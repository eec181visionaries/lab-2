==> flow/design.v <==
module scrolling (clock, resetn, byteenable, speed_in, val_out);
	input clock, resetn;
	input [31:0] speed_in;
	output reg [31:0] val_out;
	input [3:0] byteenable;
	reg [31:0] count;
	reg [31:0] speed, prev_speed;
	reg [31:0] scroll_value;
	reg [3:0] hex7, hex6, hex5, hex4, hex3, hex2, hex1, hex0;
	initial begin
		prev_speed = 50;
		speed = 101010000 - 1010000*50;
		scroll_value = 2645;  
		hex0 = scroll_value[3:0];
		hex1 = scroll_value[7:4];
		hex2 = scroll_value[11:8];
		hex3 = scroll_value[15:12];
		hex4 = scroll_value[19:16];
		hex5 = scroll_value[23:20];
		hex6 = scroll_value[27:24];
		hex7 = scroll_value[31:28];
		count = 0;
	end
	always @(posedge clock) begin
		if (speed_in != prev_speed) begin
			speed <= 101010000 - 1010000*speed_in;
			prev_speed <= speed_in;
		end
		if (count < speed)begin
			count <= count + 1;
		end
		else begin
			hex0 <= hex7;
			hex1 <= hex0;
			hex2 <= hex1;
			hex3 <= hex2;
			hex4 <= hex3;
			hex5 <= hex4;
			hex6 <= hex5;
			hex7 <= hex6;
			count = 0;
		end
		val_out[3:0] = hex0;
		val_out[7:4] = hex1;
		val_out[11:8] = hex2;
		val_out[15:12] = hex3;
		val_out[19:16] = hex4;
		val_out[23:20] = hex5;
		val_out[27:24] = hex6;
		val_out[31:28] = hex7;
end
endmodule
module scrolling_avalon_interface (clock, resetn, write, writedata, read, readdata, byteenable, chipselect, val_out);
	input clock, resetn;
	input read, write, chipselect;
	input [3:0] byteenable;
	input [31:0] writedata;
	output [31:0] readdata;
	output [31:0] val_out;
	wire [3:0] local_byteenable;
	wire [31:0] to_reg, from_reg;
	assign to_reg = writedata;
	assign local_byteenable = (chipselect & write) ? byteenable : 4'b0;
	assign readdata = from_reg;
	assign val_out = from_reg;
	scrolling U1 (.clock(clock), .resetn(resetn), .byteenable(local_byteenable), .speed_in(to_reg), .val_out(from_reg));
endmodule
* From RTL to reports: scrolling_avalon_interface
Tool output for the design above, in the order of the flow.
Lines are those of the file above, counted from 1.
Cell names lack the library's common part.
A cell with -- has no value.
- Top module :: scrolling_avalon_interface
- Clock port :: clock
- Cell library :: sky130hd
- Timing corner :: tt_025C_1v80

* Word-level counts
Source: Yosys, flattened and elaborated, memories not mapped. Widths are those after wreduce; folded enables and synchronous resets count as part of the registers. Registers that Yosys merges into a memory's read port (data or address) are not register bits. Print and check cells do not count. Equal cells are merged and count once.
- Flip-flop bits (word level) :: 160
- Bits of input ports :: 41
- Output and inout bits :: 64
- Elaborated cells :: 17
- $add $sub $neg :: 2
- $mul :: 1
- Magnitude comparators :: 1
- Eq/ne operators :: 1
** Operator list (count)
- 16-bit by 32-bit multiplier with 28-bit output with constant A :: 1
- 27-bit by 32-bit subtractor with 32-bit output with constant A :: 1
- 32-bit by 1-bit adder with 32-bit output with constant B :: 1
- 32-bit < comparator :: 1
- 32-bit != test :: 1

* Longest topological paths
Depth = most cells in a row (Yosys ltp): at word level without a register or memory, in the mapped netlist without a sequential cell, where the memories' decode and read muxes count.
- Depth in word-level cells :: 2
- ABC_AREA :: 0
- Depth in mapped cells :: 23
- Gate-level depth less buffers :: 21

* Netlist
Source: synth_stat.txt of the flow (Yosys; design flattened, memories mapped). It holds for the ABC_AREA given above (unset counts as 0); a run with the other value may have another netlist.
The area totals of this step are shown rounded.
- Cells in the netlist :: 1114
- Cell area after synthesis :: 12100 um^2
- Sequential area :: 4010 um^2
- Mapped flip-flops :: 155
- Buffers :: 45
** Cell types
- edfxtp_1 :: count 91, total area 2.73E+03 um^2
- fa_1 :: count 123, total area 2.46E+03 um^2
- ha_1 :: count 120, total area 1501.44 um^2
- dfxtp_1 :: count 64, total area 1.28E+03 um^2
- inv_1 :: count 221, total area 829.546 um^2
- xnor2_1 :: count 81, total area 709.43 um^2
- nor2_1 :: count 73, total area 274.013 um^2
- xor2_1 :: count 31, total area 271.51 um^2
- buf_4 :: count 32, total area 240.23 um^2
- a21o_1 :: count 19, total area 142.637 um^2
- a21oi_1 :: count 24, total area 120.115 um^2
- nand2_1 :: count 31, total area 116.362 um^2
- nand3_1 :: count 20, total area 100.096 um^2
- nand4_1 :: count 15, total area 93.84 um^2
- o21a_1 :: count 12, total area 90.086 um^2
- o21ai_0 :: count 13, total area 65.062 um^2
- nor3_1 :: count 11, total area 55.053 um^2
- a211o_1 :: count 6, total area 52.55 um^2
Other cell types: 54; their cells: 127.
The figures by module come from a second, unflattened synthesis with its own total; it is not the netlist above.
- Cells (unflattened synthesis) :: 1087
- Area total of the unflattened synthesis :: 12000 um^2
Each row is one instance without its submodules.
** Modules
- scrolling :: times used 1, cells 1051, area 11700 um^2, seq. area 4010 um^2
- scrolling_avalon_interface :: times used 1, cells 36, area 265 um^2, seq. area 0.0 um^2

* Timing after synthesis
OpenSTA on the mapped netlist: ideal clock, no wires. The path of least setup slack (recovery checks aside). Input and output delay are each 20% of the period. Register names are those of the netlist, which keeps one name where synthesis merged equal registers.
- Path type :: input to register
- From :: input writedata[3]
- To :: register U1.speed[28]
- Period :: 14.8 ns
- Input delay :: 2.960 ns
- Library setup time :: 0.259 ns
- Launch time at the first pin :: 2.960 ns
- Arrival :: 8.642 ns
- Required time :: 14.541 ns
- Setup slack :: 5.898 ns
- Delay of the path :: 5.941 ns
- Stages :: 22
- Buffers on the path :: 1
- Synthesis period reached :: 8.902 ns
"delay of the path" is the arrival time less input delay plus setup time.
"stages": output pins that drive a net of the path, with the launching flip-flop's if there is one; two outputs of one cell count as two.
"synthesis period reached" is the clock period less the worst setup slack; recovery checks do not enter. This is arithmetic on one report: input and output delays are still those of the set period (20% each).
The rows between start and end are the longest chain of elaborated cells between them; the timing report does not say that the signal goes this way. Where chains are equally long, one stands for them.
Each line given opens the expression or statement behind the cell; cells for indexed reads and writes are added by Yosys, which also makes memories of some case tables.
The path ends at the data pin of a flip-flop with enable; ways to the enable are not counted.
- Path through :: inv_1 -> fa_1 -> fa_1 -> inv_1 -> fa_1 -> fa_1 -> fa_1 -> inv_1 -> fa_1 -> inv_1 -> ha_1 -> buf_6 -> a21o_1 -> a311o_1 -> a21oi_1 -> nand3b_1 -> xnor2_1 -> nand3_2 -> or3_4 -> a32oi_2 -> o211ai_2 -> xnor2_1
- Cells in the longest elaborated chain :: 2
- Elaborated cells on any way between the ends :: 2
- Source lines of those cells :: 1
- Classes of those cells :: add/sub: 1; mul: 1
** Ends and longest elaborated chain, after synthesis
- from (decl) :: RTL line 57 : input [31:0] writedata;
- 16-bit by 32-bit multiplier with 28-bit output :: RTL line 26 : speed <= 101010000 - 1010000*speed_in;
- 27-bit by 32-bit subtractor with 32-bit output :: RTL line 26
- to (assign) :: RTL line 26
- to (decl) :: RTL line 7 : reg [31:0] speed, prev_speed;

* Timing after layout
Path of least setup slack in the final report of job 1 (OpenROAD, finished layout, wires in). Where an end is a register, its clock arrival counts in the times.
- Path type :: input to register
- From :: input writedata[7]
- To :: register U1.speed[28]
- Period :: 8.43 ns
- Input delay :: 1.69 ns
- Library setup time :: 0.25 ns
- Launch time at the first pin :: 1.69 ns
- Arrival :: 8.08 ns
- Required time :: 8.62 ns
- Setup slack :: 0.55 ns
- Stages :: 24
- Buffers on the path :: 4
The rows between start and end are the longest chain of elaborated cells between them; the timing report does not say that the signal goes this way. Where chains are equally long, one stands for them.
The path ends at the data pin of a flip-flop with enable; ways to the enable are not counted.
- Path through :: clkdlybuf4s50_1 -> buf_4 -> ha_1 -> inv_1 -> fa_1 -> inv_1 -> fa_1 -> fa_1 -> inv_1 -> fa_1 -> fa_1 -> inv_1 -> ha_1 -> buf_4 -> or3_1 -> o211ai_1 -> o31ai_1 -> or2_1 -> mux2i_1 -> o31ai_1 -> buf_4 -> and2_4 -> o211ai_2 -> xnor2_1
- Cells in the longest elaborated chain :: 2
- Elaborated cells on any way between the ends :: 2
- Source lines of those cells :: 1
- Classes of those cells :: add/sub: 1; mul: 1
** Ends and longest elaborated chain, post-layout
- from (decl) :: RTL line 57 : input [31:0] writedata;
- 16-bit by 32-bit multiplier with 28-bit output :: RTL line 26 : speed <= 101010000 - 1010000*speed_in;
- 27-bit by 32-bit subtractor with 32-bit output :: RTL line 26
- to (assign) :: RTL line 26
- to (decl) :: RTL line 7 : reg [31:0] speed, prev_speed;

Appendix: measured runs

Record of 2 stored runs of the RTL-to-layout flow on scrolling_avalon_interface, platform sky130hd. The runs are unordered. Constraints: input delay and output delay 20% of the set period each, output load 0.01 pF.
"time used up by the worst setup path" means the part of the period allowed to the worst setup path (the constraints hold back 20% at inputs and 20% at outputs) less its slack; where the path has registers, the arrival times of their clocks count too.
Values from the reports are rounded here.

** Job 1
- Settings :: period_ns=8.43; CORE_UTILIZATION=31; PLACE_DENSITY_LB_ADDON=0.05; CORE_MARGIN=9; CTS_CLUSTER_SIZE=73; MAX_ROUTING_LAYER=met5; CAP_MARGIN=20; SLEW_MARGIN=20
- Time used up by the worst setup path :: 6.20 ns
- Worst setup path kind :: input to register
- Worst slack on setup checks :: 0.547 ns
- Worst hold slack in the final report :: 0.363 ns
- Standard-cell area after routing :: 14,400 um^2
- Post-layout utilization :: 0.378
- Synthesized cell area :: 12,100 um^2
- Total die area :: 46,500 um^2
- Total negative setup slack :: 0.000 ns

** Job 2
- Settings :: period_ns=6.31; CORE_UTILIZATION=15; SETUP_SLACK_MARGIN=0.56; PLACE_DENSITY_LB_ADDON=0.0; CELL_PAD_IN_SITES_GLOBAL_PLACEMENT=1; CELL_PAD_IN_SITES_DETAIL_PLACEMENT=2; ABC_AREA=1; GPL_ROUTABILITY_DRIVEN=1; CTS_CLUSTER_DIAMETER=97; CAP_MARGIN=20; MIN_ROUTING_LAYER=met1; CORE_MARGIN=2; SLEW_MARGIN=20
- Time used up by the worst setup path :: 4.93 ns
- Worst setup path kind :: input to register
- Worst slack on setup checks :: 0.122 ns
- Worst hold slack in the final report :: 0.372 ns
- Standard-cell area after routing :: 19,200 um^2
- Post-layout utilization :: 0.221
- Synthesized cell area :: 13,100 um^2
- Total die area :: 89,500 um^2
- Total negative setup slack :: 0.000 ns
