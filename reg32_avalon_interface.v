==> flow/design.v <==
module reg32 (clock, resetn, D, byteenable, Q);
input [0:0] clock;
input [0:0] resetn;
input [31:0] D;
input [3:0] byteenable;
output reg [31:0] Q;
always @(posedge clock or negedge resetn) begin
	if (resetn == 0) begin
		Q = 0;
	end
	else begin
		Q = D;
	end  
end  
endmodule  
module reg32_avalon_interface (clock, resetn, write, writedata, read, readdata, byteenable, chipselect, Q);
	input clock, resetn;
	input read, write, chipselect;
	input [3:0] byteenable;
	input [31:0] writedata;
	output [31:0] readdata;
	output [31:0] Q;
	wire [3:0] local_byteenable;
	wire [31:0] to_reg, from_reg;
	assign to_reg = writedata;
	assign local_byteenable = (chipselect & write) ? byteenable : 4'b0;
	assign readdata = from_reg;
	assign Q = from_reg;
	reg32 U1 (.clock(clock), .resetn(resetn), .D(to_reg), .byteenable(local_byteenable), .Q(from_reg));
endmodule
[From RTL to reports: reg32_avalon_interface]
The steps from the RTL of reg32_avalon_interface to its reports follow in flow order.
Line numbers count from 1 in the design file above.
Operators carry their Yosys type and port widths (W data, S select, Z words).
Cell names lack the library's common part.
Not given: -
Inputs
  top module: reg32_avalon_interface
  clock: clock
  standard-cell library: sky130hd
  corner: tt_025C_1v80

[After elaboration]
Yosys after proc, flatten, opt, wreduce and memory -nomap, before mapping. Enables and synchronous resets that opt folds into registers are not counted as muxes. Memory bits, and registers merged into a memory's read port (data or address), are not among the register bits. Print and check cells are not counted. Equal cells are merged and count once.
Storage and ports
  bits of input ports: 41
  flip-flop bits (word level): 32

[Depth]
Yosys ltp: most cells in a row. Word level: on the elaborated netlist, between registers, memories and ports. Mapped: between sequential cells and ports; inverters and the memories' decode and read muxes count.
Logic depth
  word-level depth: 0
  ABC_AREA: 0
  mapped depth: 1

[After synthesis]
The flow's flattened synthesis, as Yosys stat reports it; memories are mapped. The netlist is that of the ABC_AREA named above (0 if unset); the other value can give another one.
Cell types
  dfrtp_1: number 32, total area 800.768 sq um
  buf_4: number 32, total area 240.23 sq um
Synthesis totals
  cell area after synthesis: 1041.0 sq um
  buffer cells: 32
  flip-flops: 32
  mapped cells: 64
The figures by module come from a second, unflattened synthesis with its own total; it is not the netlist above.
Unflattened totals
  cells (unflattened synthesis): 68
  area (unflattened synthesis): 1066.0 sq um
Each row is one instance without its submodules.
By module
  reg32: area 800.8 sq um, times used 1, cells 32
  reg32_avalon_interface: area 265.3 sq um, times used 1, cells 36

[Timing after synthesis]
Path of least setup slack by OpenSTA after synthesis, without wires, with an ideal clock, recovery checks aside; 20% of the period is set as input and as output delay. Where synthesis merged equal registers, the netlist keeps one of their names.
Path after synthesis
  kind: reg2out
  start point: register U1.Q[0]
  end point: output readdata[0]
  path slack: 37 ps
  output delay: 144 ps
  delay of the path: 539 ps
  clock period: 720 ps
  data arrival time: 539 ps
  stages on the path: 2
  synthesis period reached: 683 ps
"delay of the path" is the arrival time less input delay plus setup time.
A path that ends at an output port has no setup time.
"stages on the path" counts driving pins, that of a launching flip-flop among them; a cell with two outputs on the path counts twice.
"synthesis period reached" = period - worst setup slack (recovery checks aside). The figure is calculated, with input and output delays left at 20% of the set period.
On the way, after synthesis
  cells stage by stage: dfrtp_1 buf_4
  cells in the longest elaborated chain: 0
  elaborated cells between the ends (all ways): 0
  RTL lines with such cells: 0
RTL lines, path after synthesis
  from (decl): RTL line 6  | output reg [31:0] Q;
  from (assign): RTL line 9  | Q = 0;
  from (assign): RTL line 12  | Q = D;
  to (decl): RTL line 21  | output [31:0] readdata;

Subject: reg32_avalon_interface on sky130hd, stored results

Hello all,

Top module reg32_avalon_interface; platform sky130hd; tools Yosys and OpenROAD; 2 stored runs in no particular order. Input and output delays are each 20% of the period that was set; the output load is 0.01 pF.

==> entry A: settings <==
{ "period_ns": 1.19, "CORE_UTILIZATION": 63, "SETUP_SLACK_MARGIN": -0.09, "PLACE_DENSITY_LB_ADDON": 0.11, "CORE_MARGIN": 10, "CELL_PAD_IN_SITES_DETAIL_PLACEMENT": 1, "TNS_END_PERCENT": 60, "GPL_ROUTABILITY_DRIVEN": 0, "CTS_CLUSTER_DIAMETER": 251, "SLEW_MARGIN": 20, "MAX_ROUTING_LAYER": "met4", "CAP_MARGIN": 20 }
==> entry A: results <==
not finished: placement ended with error FLW-0024

==> entry B: settings <==
{ "period_ns": 0.817, "CORE_UTILIZATION": 52, "SETUP_SLACK_MARGIN": -0.04, "PLACE_DENSITY": 0.5, "CORE_ASPECT_RATIO": 1.23, "CELL_PAD_IN_SITES_GLOBAL_PLACEMENT": 3, "CELL_PAD_IN_SITES_DETAIL_PLACEMENT": 1, "TNS_END_PERCENT": 10, "CTS_CLUSTER_SIZE": 82, "CAP_MARGIN": 30, "MIN_ROUTING_LAYER": "met2", "CORE_MARGIN": 2, "SLEW_MARGIN": 20 }
==> entry B: results <==
not finished: placement ended with error GPL-0301

Thanks
